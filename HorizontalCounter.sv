==> flow/design.v <==
module HorizontalCounter(
    input clk,
    output reg en_v_counter,
    output [15:0] h_counter
    );
    localparam FRONT_PORCH = 16;
    localparam BACK_PORCH = 48;
    localparam SYNC_PULSE = 96;
    localparam VISIBLE = 640;
    reg [$clog2(FRONT_PORCH + BACK_PORCH + SYNC_PULSE + VISIBLE)-1:0] horz_counter;
    always_ff @(posedge clk) begin
        if (horz_counter < 799) begin
            horz_counter <= horz_counter + 1'b1;
            en_v_counter <= 1'b0;
        end else begin
            horz_counter <= {$clog2(FRONT_PORCH + BACK_PORCH + SYNC_PULSE + VISIBLE){1'b0}};
            en_v_counter <= 1'b1;
        end
    end
    assign h_counter = horz_counter;
endmodule
### Reports on HorizontalCounter

The steps from the RTL of HorizontalCounter to its reports follow in flow order.
Line numbers count from 1 in the design file above.
Library cell names are shortened.
Not given: n/a

| inputs | value |
|---|---|
| design top | HorizontalCounter |
| clock input | clk |
| library | sky130hd |
| corner | tt_025C_1v80 |

### Word level

Yosys after proc, flatten, opt, wreduce and memory -nomap, before mapping. Enables and synchronous resets that opt folds into registers are not counted as muxes. Memory bits, and registers merged into a memory's read port (data or address), are not among the register bits. Print and check cells are not counted. Equal cells are merged and count once.

| operators by class | value |
|---|---|
| add/sub/neg operators | 1 |
| $lt $le $gt $ge | 1 |
| multiplexer cells | 1 |

Operators by type and width:

| operator | number |
|---|---|
| adder 10 x 1 -> 10 bit (second input constant) | 1 |
| less-than comparator 10 bit (second input constant) | 1 |
| 2-to-1 mux 1 bit | 1 |

| storage and ports | value |
|---|---|
| flip-flop bits (word level) | 11 |
| output and inout port bits | 17 |

### Depth

Depth = most cells in a row (Yosys ltp): at word level without a register or memory, in the mapped netlist without a sequential cell, where the memories' decode and read muxes count.

| depth | value |
|---|---|
| word-level depth | 2 |
| ABC_AREA | 0 |
| depth in mapped cells | 4 |
| mapped depth without buffers | 4 |

### After synthesis

The flow's flattened synthesis, as Yosys stat reports it; memories are mapped. The netlist is that of the ABC_AREA named above (0 if unset); the other value can give another one.
The area totals of this step are shown rounded.

Cell types:

| cell | number | area in all (µm²) |
|---|---|---|
| dfxtp_1 | 11 | 220.211 |
| buf_4 | 6 | 45.043 |
| nand2_1 | 7 | 26.275 |
| nand3_1 | 4 | 20.019 |
| a31oi_1 | 3 | 18.768 |
| o311ai_0 | 2 | 17.517 |
| xor2_1 | 2 | 17.517 |
| or4_1 | 2 | 15.014 |
| ha_1 | 1 | 12.512 |
| nand4_1 | 2 | 12.512 |
| inv_1 | 3 | 11.261 |
| nor2_1 | 3 | 11.261 |
| o21ba_2 | 1 | 10.01 |
| or4b_1 | 1 | 10.01 |
| o41ai_1 | 1 | 8.758 |
| xnor2_1 | 1 | 8.758 |
| o211ai_1 | 1 | 7.507 |
| o21a_1 | 1 | 7.507 |

Other cell types: 4; their cells: 4.

| synthesis totals | value |
|---|---|
| cells in the netlist | 56 |
| chip area (Yosys) | 500.5 µm² |
| mapped flip-flops | 11 |
| buffer cells | 6 |

### Path before layout

Path of least setup slack by OpenSTA after synthesis, without wires, with an ideal clock, recovery checks aside; 20% of the period is set as input and as output delay. Where synthesis merged equal registers, the netlist keeps one of their names.

| timing path post-synthesis | value |
|---|---|
| kind | reg-to-reg |
| from | register horz_counter[0] |
| to | register horz_counter[5] |
| period | 3190 ps |
| time at the first pin | 0 ps |
| data arrival time | 1372 ps |
| data required time | 3075 ps |
| setup slack | 1703 ps |
| delay of the path | 1487 ps |
| stages on the path | 5 |
| buffers on the path | 0 |
| synthesis period reached | 1487 ps |

"delay of the path" is the arrival time less input delay plus setup time.
"stages on the path" counts driving pins, that of a launching flip-flop among them; a cell with two outputs on the path counts twice.
"synthesis period reached" is the clock period less the worst setup slack; recovery checks do not enter. This is arithmetic on one report: input and output delays are still those of the set period (20% each).
Between the ends stands the longest chain of elaborated cells between them, by number of cells; it is not shown to be the way that was timed. Of several equally long chains one is given.
Each line given opens the expression or statement behind the cell; cells for indexed reads and writes are added by Yosys, which also makes memories of some case tables.

| on the way, post-synthesis | value |
|---|---|
| cells stage by stage | dfxtp_1 ha_1 nand4_1 a31oi_1 o21ba_2 |
| cells in the longest elaborated chain | 1 |
| elaborated cells on any way between the ends | 2 |

RTL lines, path post-synthesis:

| item | RTL line | RTL |
|---|---|---|
| start: declaration | 10 | `reg [$clog2(FRONT_PORCH + BACK_PORCH + SYNC_PULSE + VISIBLE)-1:0] horz_counter;` |
| start: assignment | 13 | `horz_counter <= horz_counter + 1'b1;` |
| start: assignment | 16 | `horz_counter <= {$clog2(FRONT_PORCH + BACK_PORCH + SYNC_PULSE + VISIBLE){1'b0}};` |
| adder 10 x 1 -> 10 bit | 13 |  |
| end: assignment | 13 |  |
| end: assignment | 16 |  |
| end: declaration | 10 |  |

### Path in the finished layout

From the final timing report of flow run B: the path of least setup slack in the routed layout; clock arrival at registers is part of the times.
The report prints the path's times to 10 ps; the period is as set.

| timing path post-layout | value |
|---|---|
| kind | reg-to-output |
| from | register horz_counter[8] |
| to | output port h_counter[8] |
| period | 1780 ps |
| output delay | 360 ps |
| time at the first pin | 270 ps |
| data arrival time | 1320 ps |
| data required time | 1420 ps |
| setup slack | 110 ps |
| stages on the path | 2 |
| buffers on the path | 1 |

| on the way, post-layout | value |
|---|---|
| cells stage by stage | dfxtp_1 clkdlybuf4s50_1 |
| cells in the longest elaborated chain | 0 |
| elaborated cells on any way between the ends | 0 |

RTL lines, path post-layout:

| item | RTL line | RTL |
|---|---|---|
| start: declaration | 10 | `reg [$clog2(FRONT_PORCH + BACK_PORCH + SYNC_PULSE + VISIBLE)-1:0] horz_counter;` |
| start: assignment | 13 | `horz_counter <= horz_counter + 1'b1;` |
| start: assignment | 16 | `horz_counter <= {$clog2(FRONT_PORCH + BACK_PORCH + SYNC_PULSE + VISIBLE){1'b0}};` |
| end: declaration | 4 | `output [15:0] h_counter` |

==> runs of HorizontalCounter <==
HorizontalCounter through Yosys and OpenROAD on sky130hd: 2 stored runs, unordered, with their settings and measured results. The constraints put input and output delay at 20% of the set period each and load the outputs with 0.01 pF.
"clock period achieved" means the clock period less the worst setup slack. The figure is calculated, with input and output delays left at 20% of the set period.
"time of the worst setup path": the worst setup path's part of the clock period (all of it between registers, 20% less for each end at a port) less its slack. A launch clock that arrives late makes it longer, a capture clock that arrives late makes it shorter.
"total power of the final layout" is the tool's figure for a default switching activity; nothing was simulated.
"time of the worst setup path" is given in steps of 10 ps.
The measured numbers are rounded.
Settings: - = not set for that run.
A result given as - is not shown for that run.

| run | period_ns | CORE_UTILIZATION | SETUP_SLACK_MARGIN | PLACE_DENSITY_LB_ADDON | CELL_PAD_IN_SITES_GLOBAL_PLACEMENT | TNS_END_PERCENT | ABC_AREA | GPL_TIMING_DRIVEN | CTS_CLUSTER_DIAMETER | MIN_ROUTING_LAYER | MAX_ROUTING_LAYER | CAP_MARGIN | CORE_MARGIN | SLEW_MARGIN | PLACE_DENSITY | CORE_ASPECT_RATIO | GPL_ROUTABILITY_DRIVEN | worst hold slack in the final report (ps) | standard-cell area after layout (µm²) | utilization | area inside the die boundary (µm²) | time of the worst setup path (ps) | type of the worst setup path | total power of the final layout (W) | setup slack of the worst path (ps) | synthesis area (µm²) | clock period achieved (ps) | post-route setup TNS (ps) |
|---|---|---|---|---|---|---|---|---|---|---|---|---|---|---|---|---|---|---|---|---|---|---|---|---|---|---|---|---|
| flow run A | 2.15 | 40 | 0.07 | 0.27 | 3 | 40 | 1 | 1 | 354 | met2 | met5 | 20 | 2 | 20 | - | - | - | - | - | - | - | - | - | - | - | - | - | - |
| flow run B | 1.78 | 30 | - | - | - | 55 | 0 | 1 | - | - | - | 5 | 5 | 20 | 0.65 | 1.03 | 0 | 478 | 639.4 | 0.392 | 2585 | 1320 | reg-to-output | 0.0004242 | 106 | 500.5 | 1674 | 0 |

Flow run A: no final report: placement broke off with FLW-0024
