==> flow/design.v <==
module VerticalCounter(
    input clk,
    input en_v_counter,
    output [15:0] v_counter
    );
    localparam FRONT_PORCH = 10;
    localparam BACK_PORCH = 33;
    localparam SYNC_PULSE = 2;
    localparam VISIBLE = 480;
    reg [$clog2(FRONT_PORCH + BACK_PORCH + SYNC_PULSE + VISIBLE)-1:0] vert_counter;
    always_ff @(posedge clk) begin
        if (en_v_counter) begin
            if (vert_counter < 524) begin
                vert_counter <= vert_counter + 1'b1;
            end else begin
                vert_counter <= {$clog2(FRONT_PORCH + BACK_PORCH + SYNC_PULSE + VISIBLE){1'b0}};
            end
        end
    end
    assign v_counter = vert_counter;
endmodule
# Step by step through the tools: VerticalCounter

Tool output for the design above, in the order of the flow.
Lines are those of the file above, counted from 1.
Operators carry their Yosys type and port widths (W data, S select, Z words).
Cell names lack the library's common part.
Not given: n/a

Top module: VerticalCounter
Clock: clk
Standard-cell library: sky130hd
Corner: tt_025C_1v80

# Word level

Counts by Yosys on the flattened word-level netlist (proc, flatten, opt, wreduce; memories kept). Register bits leave out memories and registers merged into their read ports (data or address); mux counts leave out enables and synchronous resets folded into registers. Print and check cells are left out. Cells with the same type and inputs are merged into one.

Input bits: 2
Register bits: 10
Output and inout bits: 16
Elaborated cells: 3

Magnitude comparators: 1
Add/subtract/negate cells: 1

Operator list:

| cell                    | number |
| $add A10 B1 Y10 const B | 1 |
| $lt A10 B10 Y1 const B  | 1 |

# Logic depth

Depth = most cells in a row (Yosys ltp): at word level without a register or memory, in the mapped netlist without a sequential cell, where the memories' decode and read muxes count.

Depth after elaboration: 1
ABC_AREA: 0
Mapped depth: 4
Mapped depth without buffers: 4

# After synthesis

Yosys stat after the flow's synthesis: flattened, memories mapped to cells. It holds for the ABC_AREA given above (unset counts as 0); a run with the other value may have another netlist.
Totals and module areas in this step are rounded.

Cell types:

| type     | number | area in all (um^2) |
| edfxtp_1 | 10     | 300.288 |
| buf_4    | 6      | 45.043 |
| or3_1    | 4      | 25.024 |
| a21oi_1  | 4      | 20.019 |
| o21ai_0  | 4      | 20.019 |
| xnor2_1  | 2      | 17.517 |
| nand3_1  | 3      | 15.014 |
| nor2_1   | 4      | 15.014 |
| ha_1     | 1      | 12.512 |
| nand4_1  | 2      | 12.512 |
| a21boi_2 | 1      | 11.261 |
| nand3_2  | 1      | 10.01 |
| o41ai_1  | 1      | 8.758 |
| xor2_1   | 1      | 8.758 |
| a211oi_1 | 1      | 7.507 |
| inv_1    | 2      | 7.507 |
| nor2b_1  | 1      | 6.256 |
| nor3_1   | 1      | 5.005 |

Not listed: further types 2, cells in them 2.

Mapped flip-flops: 10
Synthesis area: 560 um^2
Sequential part of the area: 300 um^2
Cell count: 51
Buffer cells: 6

# Path before layout

OpenSTA on the mapped netlist: ideal clock, no wires. The path of least setup slack (recovery checks aside). Input and output delay are each 20% of the period. Register names are those of the netlist, which keeps one name where synthesis merged equal registers.

Path type: register to register
Start point: register vert_counter[0]
End point: register vert_counter[6]
Arrival: 1.235 ns
Setup time: 0.146 ns
Period: 1.32 ns
Launch time at the first pin: 0.000 ns
Stages: 5
Path delay: 1.381 ns
Path buffers: 0
Data required time: 1.174 ns
Setup slack: -0.061 ns
Synthesis period reached: 1.381 ns

"path delay" is the arrival time less input delay plus setup time.
"stages" counts driving pins, that of a launching flip-flop among them; a cell with two outputs on the path counts twice.
"synthesis period reached" = period - worst setup slack (recovery checks aside). The figure is calculated, with input and output delays left at 20% of the set period.
The rows between start and end are the longest chain of elaborated cells between them; the timing report does not say that the signal goes this way. Where chains are equally long, one stands for them.
Each line given opens the expression or statement behind the cell; cells for indexed reads and writes are added by Yosys, which also makes memories of some case tables.

Cell sequence: edfxtp_1 -> ha_1 -> nand3_2 -> or3_1 -> a21oi_1
Cells in the longest elaborated chain: 1
Elaborated cells between the ends (all ways): 2
Source lines of those cells: 2
Classes of those cells: add/sub: 1; compare: 1

RTL lines, path post-synthesis:

| what               | RTL line | source |
| start: declaration | 10       | `reg [$clog2(FRONT_PORCH + BACK_PORCH + SYNC_PULSE + VISIBLE)-1:0] vert_counter;` |
| start: assignment  | 14       | `vert_counter <= vert_counter + 1'b1;` |
| start: assignment  | 16       | `vert_counter <= {$clog2(FRONT_PORCH + BACK_PORCH + SYNC_PULSE + VISIBLE){1'b0}};` |
| $add A10 B1 Y10    | 14       |  |
| end: assignment    | 14       |  |
| end: assignment    | 16       |  |
| end: declaration   | 10       |  |

# Timing after layout

Path of least setup slack in the final report of job 1 (OpenROAD, finished layout, wires in). Where an end is a register, its clock arrival counts in the times.

Path type: register to output
Start point: register vert_counter[6]
End point: output v_counter[6]
Period: 1.63 ns
Arrival: 1.27 ns
Path buffers: 1
Data required time: 1.30 ns
Launch time at the first pin: 0.24 ns
Setup slack: 0.04 ns
Stages: 2
Output delay: 0.33 ns

Cell sequence: edfxtp_1 -> clkdlybuf4s50_1
Cells in the longest elaborated chain: 0
Elaborated cells between the ends (all ways): 0
Source lines of those cells: 0

RTL lines, path post-layout:

| what               | RTL line | source |
| start: declaration | 10       | `reg [$clog2(FRONT_PORCH + BACK_PORCH + SYNC_PULSE + VISIBLE)-1:0] vert_counter;` |
| start: assignment  | 14       | `vert_counter <= vert_counter + 1'b1;` |
| start: assignment  | 16       | `vert_counter <= {$clog2(FRONT_PORCH + BACK_PORCH + SYNC_PULSE + VISIBLE){1'b0}};` |
| end: declaration   | 4        | `output [15:0] v_counter` |

Memo
Re: implementation data of VerticalCounter

Settings and measured results of 2 stored flow runs for module VerticalCounter (sky130hd), not sorted in any way. The constraints put input and output delay at 20% of the set period each and load the outputs with 0.01 pF.
By "period reached" is meant the clock period of the run minus its worst setup slack. This is arithmetic on one report: input and output delays are still those of the set period (20% each).
By "time of the worst setup path" is meant the share of the clock period that the worst setup path is allowed (20% is reserved at inputs, 20% at outputs), minus its slack. Clock arrival times at its registers enter into it.
By "total power after layout" is meant OpenSTA's value without simulated activity: inputs other than the clock are taken to toggle once in ten clock periods, and the tool carries that through the logic.
Measured values are rounded.
A setting shown as - is not set for that run.
Among the results, - means that no value is shown for the run.

| setting or result                       | job 1              | job 2 |
| period_ns                               | 1.63               | 1.99  |
| CORE_UTILIZATION                        | 53                 | 69    |
| CAP_MARGIN                              | 20                 | 20    |
| CORE_MARGIN                             | 2                  | 2     |
| SLEW_MARGIN                             | 20                 | 20    |
| SETUP_SLACK_MARGIN                      | -                  | 0.33  |
| PLACE_DENSITY                           | -                  | 0.44  |
| CELL_PAD_IN_SITES_GLOBAL_PLACEMENT      | -                  | 1     |
| CELL_PAD_IN_SITES_DETAIL_PLACEMENT      | -                  | 1     |
| TNS_END_PERCENT                         | -                  | 45    |
| GPL_TIMING_DRIVEN                       | -                  | 0     |
| MIN_ROUTING_LAYER                       | -                  | met2  |
| standard-cell area after routing (um^2) | 720                | -     |
| total negative setup slack (ns)         | 0.000              | -     |
| total die area (um^2)                   | 1300               | -     |
| worst setup slack after layout (ns)     | 0.039              | -     |
| netlist area reported by Yosys (um^2)   | 560                | -     |
| time of the worst setup path (ns)       | 1.27               | -     |
| critical path kind                      | register to output | -     |
| lowest hold slack (ns)                  | 0.64               | -     |
| period reached (ns)                     | 1.591              | -     |
| utilization (%)                         | 76                 | -     |
| total power after layout (mW)           | 0.58               | -     |

Job 2: did not finish, floorplanning stopped with PDN-0185
